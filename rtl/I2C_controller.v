==> flow/design.v <==
module I2C_controller (
    input clk ,rst,
    input wr_i2c,
    input [2:0] cmd,
    input [7:0] data_in,
    input [15:0] dvsr ,
    output [7:0] data_out,
    output ack,
    output reg ready,
    output reg done_tick,
    input sda_input_s,
    output sda_output_m,
    output scl
);
parameter [2:0] cmd_start = 3'b000 ,
                cmd_wr = 3'b001 ,
                cmd_rd = 3'b010 ,
                cmd_stop = 3'b011 ,
                cmd_restart = 3'b100 ;
parameter state_reg_width = 4;
parameter [state_reg_width-1:0] idle_state = 0,
                                start1_state = 1,
                                start2_state = 2,
                                hold_state = 3,
                                stop1_state = 4,
                                stop2_state = 5,
                                data1_state = 6,
                                data2_state = 7, 
                                data3_state = 8, 
                                data4_state = 9, 
                                data_end_state = 10,
                                restart_state = 11;   
reg [state_reg_width-1:0] current_state , next_state;  
reg [15:0] counter , count_reg ;
wire [15:0] quarter , half;
assign quarter = dvsr;
assign half = dvsr << 1 ; 
reg [3:0] N_bits , bits_count;
reg [8:0] TX , RX , TX_reg , RX_reg ;
reg scl_reg , sda_reg ;
reg scl_t , sda_t ;
assign scl = scl_reg ? 1'b1 : 1'b0 ;
wire disconnect_line;
assign disconnect_line = ((bits_count == 8 && cmd == cmd_wr)|| (cmd == cmd_rd && bits_count < 8))? 1'b1:1'b0;
assign sda_output_m = (disconnect_line) ? 1'bz : sda_reg;
	always @(posedge clk or negedge rst) begin
		if(!rst)
			begin
                current_state <= idle_state;
                counter <= 0;
                scl_reg <= 1'b1;
                N_bits <= 0;
                RX_reg <= 0;
                TX_reg <= 0;
                sda_reg <= 0;
			end
		else 
			begin
                current_state <= next_state;
                counter <= count_reg +1 ;
                scl_reg <= scl_t;
                sda_reg <= sda_t;
                N_bits <= bits_count;
                RX_reg <= RX;
                TX_reg <= TX;
			end
	end
    always @(*) begin
            done_tick = 1'b0;
            count_reg = counter;
            ready = 1'b0;
            scl_t = scl_reg;
            count_reg = counter;
            TX = TX_reg;
            RX = RX_reg;
            bits_count = N_bits;
            sda_t = sda_reg;
            case(current_state)
                idle_state: 
                begin
                    ready = 1'b1;
                    sda_t = 1'b1;
                    scl_t = 1'b1;
                    if (wr_i2c && cmd == cmd_start) begin
                         next_state = start1_state ;
                         count_reg = 0;
                    end
                    else begin
                        next_state = idle_state;
                    end
                end
                start1_state:
                begin
                    sda_t = 1'b0;
                    scl_t = 1'b1;
                    if (counter == half) begin
                        next_state = start2_state;
                        count_reg = 0;
                    end
                    else next_state = start1_state;
                end
                start2_state:
                begin
                    sda_t = 1'b0;
                    scl_t = 1'b0;
                    if (counter == half) begin 
                        next_state = hold_state;
                        count_reg = 0;
                    end
                    else next_state = start2_state;
                end
                hold_state:
                begin
                    ready = 1'b1;
                    scl_t = 1'b0;
                    sda_t = 1'b0;
                    count_reg = 0;
                    bits_count = 0;
                    if(cmd == cmd_stop) begin
                         next_state = stop1_state;
                    end
                    else if (cmd == cmd_restart) begin
                        next_state = restart_state ;
                    end
                    else if (cmd == cmd_rd || cmd_wr)begin
                         next_state = data1_state;
                         TX = {data_in, 1'b0};
                    end
                    else begin
                         next_state = hold_state;
                    end
                end
                data1_state:
                begin
                    scl_t = 1'b0;
                    sda_t = TX[8];
                    if(counter == quarter) begin
                        next_state = data2_state;
                        count_reg = 1'b0;
                    end
                    else begin
                        next_state = data1_state;
                    end
                end
                data2_state:
                begin
                    scl_t = 1'b1;
                    sda_t = TX[8];
                    if(counter == quarter) begin
                        next_state = data3_state;
                        count_reg = 1'b0;
                        if      (cmd == cmd_wr && N_bits !=8) RX[8-N_bits]= sda_output_m;
                        else if (cmd == cmd_wr && N_bits ==8) RX[8-N_bits]= sda_input_s;
                        else if (cmd == cmd_rd && N_bits !=8) RX[8-N_bits]= sda_input_s;
                        else if (cmd == cmd_rd && N_bits ==8) RX[8-N_bits]= sda_output_m;
                    end
                    else begin
                        next_state = data2_state;
                    end
                end
                data3_state:
                begin
                    scl_t = 1'b1;
                    sda_t = TX[8] ;
                    if(counter == quarter) begin
                        next_state = data4_state;
                        count_reg = 1'b0;
                    end
                    else begin
                        next_state = data3_state;
                    end
                end
                data4_state:
                begin
                    scl_t = 1'b0;
                    sda_t = TX[8] ;
                    if(counter == quarter) begin
                        count_reg = 1'b0;                        
                        if (N_bits != 8) begin
                             next_state = data1_state;
                             TX = {TX[7:0] , 1'b0};
                             bits_count = bits_count + 1;
                        end
                        else begin
                            next_state = data_end_state;
                            done_tick = 1;
                        end
                    end
                    else begin
                        next_state = data4_state;
                    end
                end    
                data_end_state:
                begin
                    scl_t = 1'b0;
                    sda_t = 1'b0 ;
                    if(counter == quarter) begin
                        count_reg = 0;
                        next_state = hold_state;
                    end
                    else begin
                        next_state = data_end_state;
                    end
                end
                stop1_state:
                begin
                    scl_t = 1'b1;
                    sda_t = 1'b0;
                    if(counter == half)begin
                        count_reg=0;
                        next_state = stop2_state;
                    end
                    else begin
                        next_state = stop1_state; 
                    end
                end   
                stop2_state:
                begin
                    scl_t = 1'b1;
                    sda_t = 1'b1;
                    bits_count = 0;
                    if(counter == half)begin
                        count_reg=0;
                        next_state = idle_state;
                    end
                    else begin
                        next_state = stop2_state; 
                    end
                end  
                default: 
                begin
                        done_tick = 1'b0;
                        count_reg = counter;
                        ready = 1'b0;
                        scl_t = scl_reg;
                        count_reg = counter;
                        TX = TX_reg;
                        RX = RX_reg;
                        bits_count = N_bits;
                        sda_t = sda_reg;
                        next_state = idle_state;
                end     
            endcase
    end
    assign ack = RX[0];
    assign data_out =(done_tick == 1 && cmd == cmd_rd)? RX[8:1]:0;
endmodule
=== Reports on I2C_controller ===
What the tools print for I2C_controller, step after step.
Line numbers count from 1 in the design file above.
Operators carry their Yosys type and port widths (W data, S select, Z words).
Cell names lack the library's common part.
A cell with -- has no value.

* Top module: I2C_controller
* Clock input: clk
* Cell library: sky130hd
* Library corner: tt_025C_1v80

=== Elaborated design ===
Counts by Yosys on the flattened word-level netlist (proc, flatten, opt, wreduce; memories kept). Register bits leave out memories and registers merged into their read ports (data or address). Print and check cells are left out.

* Add/subtract/negate cells: 4
* Multipliers: 0
* Div/mod/pow operators: 0
* Magnitude comparators: 1
* Equal/unequal tests: 24
* Shift-type cells: 3
* Mux-type cells: 44
* Bitwise logic cells: 4
* Reductions and logical operators: 25

{| class="wikitable"
|+ Operators with widths
! kind !! number
|-
| $mux W9 || 11
|-
| $shift A1 B33 Y9 || 2
|-
| $pmux W16 S4 || 1
|-
| $mux W16 || 3
|-
| $pmux W4 S11 || 1
|-
| $shift A1 B33 Y9 const A || 1
|-
| $neg A32 Y33 || 1
|-
| $eq A16 B16 Y1 || 2
|-
| $mux W4 || 8
|-
| $eq A4 B4 Y1 const B || 5
|-
| $or A9 B9 Y9 || 2
|-
| $pmux W9 S2 || 1
|-
| $add A16 B1 Y16 const B || 1
|-
| $eq A4 B3 Y1 const B || 4
|-
| $reduce_or A5 Y1 || 3
|-
| $mux W1 || 12
|-
| $ne A2 B2 Y1 const B || 5
|-
| $and A9 B9 Y9 || 1
|-
| $not A9 Y9 || 1
|-
| $logic_and A1 B1 Y1 || 8
|-
| $eq A4 B2 Y1 const B || 2
|-
| $reduce_or A4 Y1 || 2
|-
| $pmux W4 S2 || 1
|-
| $mux W8 || 1
|-
| $reduce_or A2 Y1 || 3
|-
| $eq A3 B2 Y1 const B || 2
|-
| $reduce_and A6 Y1 || 1
|-
| $reduce_or A6 Y1 || 1
|}

Not listed: further kinds 17, cells in them 19.

* Flip-flop bits (word level): 44
* Latch bits: 0
* Memory bits (writable): 0
* Memory bits (read-only): 0
* Clocked read ports x word width: 0
* Memory cells: 0
* Input bits: 31
* Output and inout bits: 13
* Word-level cells: 112

=== Longest topological paths ===
Yosys ltp: most cells in a row. Word level: on the elaborated netlist, between registers, memories and ports. Mapped: between sequential cells and ports; inverters and the memories' decode and read muxes count.

* Depth after elaboration: 18
* ABC_AREA: 0
* Mapped depth: 15
* Depth with buffers taken out: 14

=== Mapped cells and area ===
Source: synth_stat.txt of the flow (Yosys; design flattened, memories mapped). It holds for the ABC_AREA given above (unset counts as 0); a run with the other value may have another netlist.

* Standard cells after synthesis: 400
* Chip area (Yosys): 3627.2 um^2
* Area of sequential cells: 1278.7 um^2
* Flip-flop cells: 51
* Buffer cells: 20

{| class="wikitable"
|+ Cells by type
! cell !! number !! area in all (um^2)
|-
| dfrtp_1 || 49 || 1.23E+03
|-
| xnor2_1 || 28 || 245.235
|-
| xor2_1 || 20 || 175.168
|-
| nor2_1 || 37 || 138.883
|-
| mux2_2 || 12 || 135.13
|-
| nand2_1 || 36 || 135.13
|-
| ha_1 || 9 || 112.608
|-
| mux2_1 || 8 || 90.086
|-
| nand2b_1 || 12 || 75.072
|-
| nor4_1 || 12 || 75.072
|-
| nand4_1 || 11 || 68.816
|-
| nor3_1 || 13 || 65.062
|-
| inv_1 || 16 || 60.058
|-
| o21ai_0 || 12 || 60.058
|-
| a21oi_1 || 11 || 55.053
|-
| dfstp_2 || 2 || 52.55
|-
| mux2i_1 || 5 || 50.048
|-
| o41ai_2 || 3 || 48.797
|}

Other cell types: 44; their cells: 104.

=== Timing after synthesis ===
Source: OpenSTA report_checks on the synthesized netlist (no wires, ideal clock, input and output delay 20% of the period each), path of least setup slack; recovery checks are left aside. Register names are those of the netlist, which keeps one name where synthesis merged equal registers.

* Path kind: reg2out
* Start: register N_bits[0]
* End: output data_out[7]
* Clock period: 4.06 ns
* Output delay: 0.812 ns
* Launch time at the first pin: 0.000 ns
* Data arrival time: 3.389 ns
* Data required time: 3.248 ns
* Slack: -0.141 ns
* Path delay: 3.389 ns
* Stages: 14
* Buffers on the path: 1
* Synthesis period reached: 4.201 ns

"path delay" is the arrival time less input delay plus setup time.
At an output port there is no setup time.
"stages" counts driving pins, that of a launching flip-flop among them; a cell with two outputs on the path counts twice.
"synthesis period reached" = period - worst setup slack (recovery checks aside). The figure is calculated, with input and output delays left at 20% of the set period.
Between the ends stands the longest chain of elaborated cells between them, by number of cells; it is not shown to be the way that was timed. Of several equally long chains one is given.
Each line given opens the expression or statement behind the cell; cells for indexed reads and writes are added by Yosys, which also makes memories of some case tables.

* Path through: dfrtp_1 clkbuf_1 inv_1 ha_1 nand2b_1 or3b_2 ha_1 or3b_1 or3_4 nor3b_4 a31oi_1 o41ai_2 a22oi_1 nor2_1
* Length of the longest elaborated chain: 18
* Elaborated cells on any way between the ends: 37
* Classes of those cells: add/sub (3); compare (1); eq/ne (3); shift (3); mux (15); logic (4); reduce/logical (8)

{| class="wikitable"
|+ Ends and longest elaborated chain, after synthesis
! item !! RTL line !! text
|-
| from (decl) || 38 || <nowiki>reg [3:0] N_bits , bits_count;</nowiki>
|-
| from (assign) || 52 || <nowiki>N_bits <= 0;</nowiki>
|-
| from (assign) || 63 || <nowiki>N_bits <= bits_count;</nowiki>
|-
| $add A4 B1 Y4 || 182 || <nowiki>bits_count = bits_count + 1;</nowiki>
|-
| $mux W4 || 179 || <nowiki>if (N_bits != 8) begin</nowiki>
|-
| $mux W4 || 177 || <nowiki>if(counter == quarter) begin</nowiki>
|-
| $pmux W4 S2 || 78 || <nowiki>case(current_state)</nowiki>
|-
| $lt A4 B4 Y1 || 44 || <nowiki>assign disconnect_line = ((bits_count == 8 && cmd == cmd_wr)|| (cmd == cmd_rd && bits_count < 8))? 1'b1:1'b0;</nowiki>
|-
| $logic_and A1 B1 Y1 || 44 ||
|-
| $logic_or A1 B1 Y1 || 44 ||
|-
| [... 4 more ...] || -- ||
|-
| $mux W9 || 155 || <nowiki>else if (cmd == cmd_rd && N_bits ==8) RX[8-N_bits]= sda_output_m;</nowiki>
|-
| $mux W9 || 154 || <nowiki>else if (cmd == cmd_rd && N_bits !=8) RX[8-N_bits]= sda_input_s;</nowiki>
|-
| $mux W9 || 153 || <nowiki>else if (cmd == cmd_wr && N_bits ==8) RX[8-N_bits]= sda_input_s;</nowiki>
|-
| $mux W9 || 152 || <nowiki>if      (cmd == cmd_wr && N_bits !=8) RX[8-N_bits]= sda_output_m;</nowiki>
|-
| $mux W9 || 149 || <nowiki>if(counter == quarter) begin</nowiki>
|-
| $mux W9 || 78 ||
|-
| $mux W8 || 246 || <nowiki>assign data_out =(done_tick == 1 && cmd == cmd_rd)? RX[8:1]:0;</nowiki>
|-
| to (decl) || 7 || <nowiki>output [7:0] data_out,</nowiki>
|}

=== Path in the finished layout ===
From the final timing report of run B: the path of least setup slack in the routed layout; clock arrival at registers is part of the times.

* Path kind: reg2out
* Start: register N_bits[0]
* End: output ack
* Clock period: 6.68 ns
* Output delay: 1.34 ns
* Launch time at the first pin: 0.29 ns
* Data arrival time: 5.02 ns
* Data required time: 5.34 ns
* Slack: 0.32 ns
* Stages: 16
* Buffers on the path: 2

Between the ends stands the longest chain of elaborated cells between them, by number of cells; it is not shown to be the way that was timed. Of several equally long chains one is given.

* Path through: dfrtp_1 clkbuf_2 inv_1 ha_1 nand3b_1 nand2_1 inv_1 ha_1 or3b_1 nor3_1 o2111ai_1 a31o_1 mux2i_1 o221ai_1 nor3b_1 clkdlybuf4s50_1
* Length of the longest elaborated chain: 17
* Elaborated cells on any way between the ends: 32
* Classes of those cells: add/sub (3); compare (1); eq/ne (3); shift (3); mux (11); logic (4); reduce/logical (7)

{| class="wikitable"
|+ Ends and longest elaborated chain, after layout
! item !! RTL line !! text
|-
| from (decl) || 38 || <nowiki>reg [3:0] N_bits , bits_count;</nowiki>
|-
| from (assign) || 52 || <nowiki>N_bits <= 0;</nowiki>
|-
| from (assign) || 63 || <nowiki>N_bits <= bits_count;</nowiki>
|-
| $add A4 B1 Y4 || 182 || <nowiki>bits_count = bits_count + 1;</nowiki>
|-
| $mux W4 || 179 || <nowiki>if (N_bits != 8) begin</nowiki>
|-
| $mux W4 || 177 || <nowiki>if(counter == quarter) begin</nowiki>
|-
| $pmux W4 S2 || 78 || <nowiki>case(current_state)</nowiki>
|-
| $lt A4 B4 Y1 || 44 || <nowiki>assign disconnect_line = ((bits_count == 8 && cmd == cmd_wr)|| (cmd == cmd_rd && bits_count < 8))? 1'b1:1'b0;</nowiki>
|-
| $logic_and A1 B1 Y1 || 44 ||
|-
| $logic_or A1 B1 Y1 || 44 ||
|-
| [... 3 more ...] || -- ||
|-
| $or A9 B9 Y9 || 155 || <nowiki>else if (cmd == cmd_rd && N_bits ==8) RX[8-N_bits]= sda_output_m;</nowiki>
|-
| $mux W9 || 155 ||
|-
| $mux W9 || 154 || <nowiki>else if (cmd == cmd_rd && N_bits !=8) RX[8-N_bits]= sda_input_s;</nowiki>
|-
| $mux W9 || 153 || <nowiki>else if (cmd == cmd_wr && N_bits ==8) RX[8-N_bits]= sda_input_s;</nowiki>
|-
| $mux W9 || 152 || <nowiki>if      (cmd == cmd_wr && N_bits !=8) RX[8-N_bits]= sda_output_m;</nowiki>
|-
| $mux W9 || 149 || <nowiki>if(counter == quarter) begin</nowiki>
|-
| $mux W9 || 78 ||
|-
| to (decl) || 8 || <nowiki>output ack,</nowiki>
|}

Wiki page: I2C_controller / flow data

Stored flow runs of I2C_controller (2 of them; Yosys, OpenROAD, sky130hd). They differ in their settings and are not a sequence. Constraints: input delay and output delay 20% of the set period each, output load 0.01 pF.
"achieved clock period" means the clock period less the worst setup slack. The figure is calculated, with input and output delays left at 20% of the set period.
"worst setup path time" is the time allowed to the run's worst setup path (the clock period less input and output delay, where it has them) less its slack. Clock arrival times count: a late capture clock shortens it, a late launch clock lengthens it.
"power" is the tool's figure for a default switching activity; nothing was simulated.

Run A
==> flow/run.sh <==
#!/bin/bash
# the make line also repeats the synthesis and layout settings of config.mk as NAME=value (left out here)
make -C /OpenROAD-flow-scripts/flow DESIGN_CONFIG=/design/flow/config.mk WORK_HOME=/design/flow/orfs CLKGATE_MAP_FILE= finish
==> flow/config.mk <==
export PLATFORM = sky130hd
export DESIGN_NAME = I2C_controller
export DESIGN_NICKNAME = I2C_controller
export VERILOG_FILES = /design/flow/design.v
export SDC_FILE = /design/flow/constraint.sdc
export NUM_CORES = 4
export LEC_CHECK = 0
export ABC_AREA = 1
export CAP_MARGIN = 20
export CELL_PAD_IN_SITES_DETAIL_PLACEMENT = 2
export CELL_PAD_IN_SITES_GLOBAL_PLACEMENT = 1
export CORE_MARGIN = 5
export CORE_UTILIZATION = 46
export CTS_CLUSTER_DIAMETER = 264
export GPL_ROUTABILITY_DRIVEN = 1
export HOLD_SLACK_MARGIN = 0.21
export PLACE_DENSITY_LB_ADDON = 0.01
export SLEW_MARGIN = 10
==> flow/constraint.sdc <==
create_clock -name core_clock -period 3.19 [get_ports {clk}]
set_input_delay 0.6380 -clock core_clock [delete_from_list [all_inputs] [get_ports {clk}]]
set_output_delay 0.6380 -clock core_clock [all_outputs]
set_load 0.01 [all_outputs]

==> results of run A <==
did not finish, placement stopped with DPL-0033

Run B
==> flow/run.sh <==
#!/bin/bash
# the make line also repeats the synthesis and layout settings of config.mk as NAME=value (left out here)
make -C /OpenROAD-flow-scripts/flow DESIGN_CONFIG=/design/flow/config.mk WORK_HOME=/design/flow/orfs CLKGATE_MAP_FILE= finish
==> flow/config.mk <==
export PLATFORM = sky130hd
export DESIGN_NAME = I2C_controller
export DESIGN_NICKNAME = I2C_controller
export VERILOG_FILES = /design/flow/design.v
export SDC_FILE = /design/flow/constraint.sdc
export NUM_CORES = 4
export LEC_CHECK = 0
export CAP_MARGIN = 40
export CELL_PAD_IN_SITES_DETAIL_PLACEMENT = 1
export CELL_PAD_IN_SITES_GLOBAL_PLACEMENT = 0
export CORE_ASPECT_RATIO = 0.86
export CORE_MARGIN = 2
export CORE_UTILIZATION = 20
export GPL_TIMING_DRIVEN = 0
export PLACE_DENSITY_LB_ADDON = 0.3
export SLEW_MARGIN = 35
==> flow/constraint.sdc <==
create_clock -name core_clock -period 6.68 [get_ports {clk}]
set_input_delay 1.3360 -clock core_clock [delete_from_list [all_inputs] [get_ports {clk}]]
set_output_delay 1.3360 -clock core_clock [all_outputs]
set_load 0.01 [all_outputs]

==> results of run B <==
chip area after synthesis (Yosys): 3627.2 um^2
die area: 19232.2 um^2
standard-cell area of the final layout: 4534.4 um^2
utilization: 0.256
worst setup slack after layout: 0.322 ns
total negative slack: 0.000 ns
worst hold slack: 0.495 ns
power: 0.7575 mW
achieved clock period: 6.358 ns
worst setup path time: 5.02 ns
worst setup path kind: reg2out
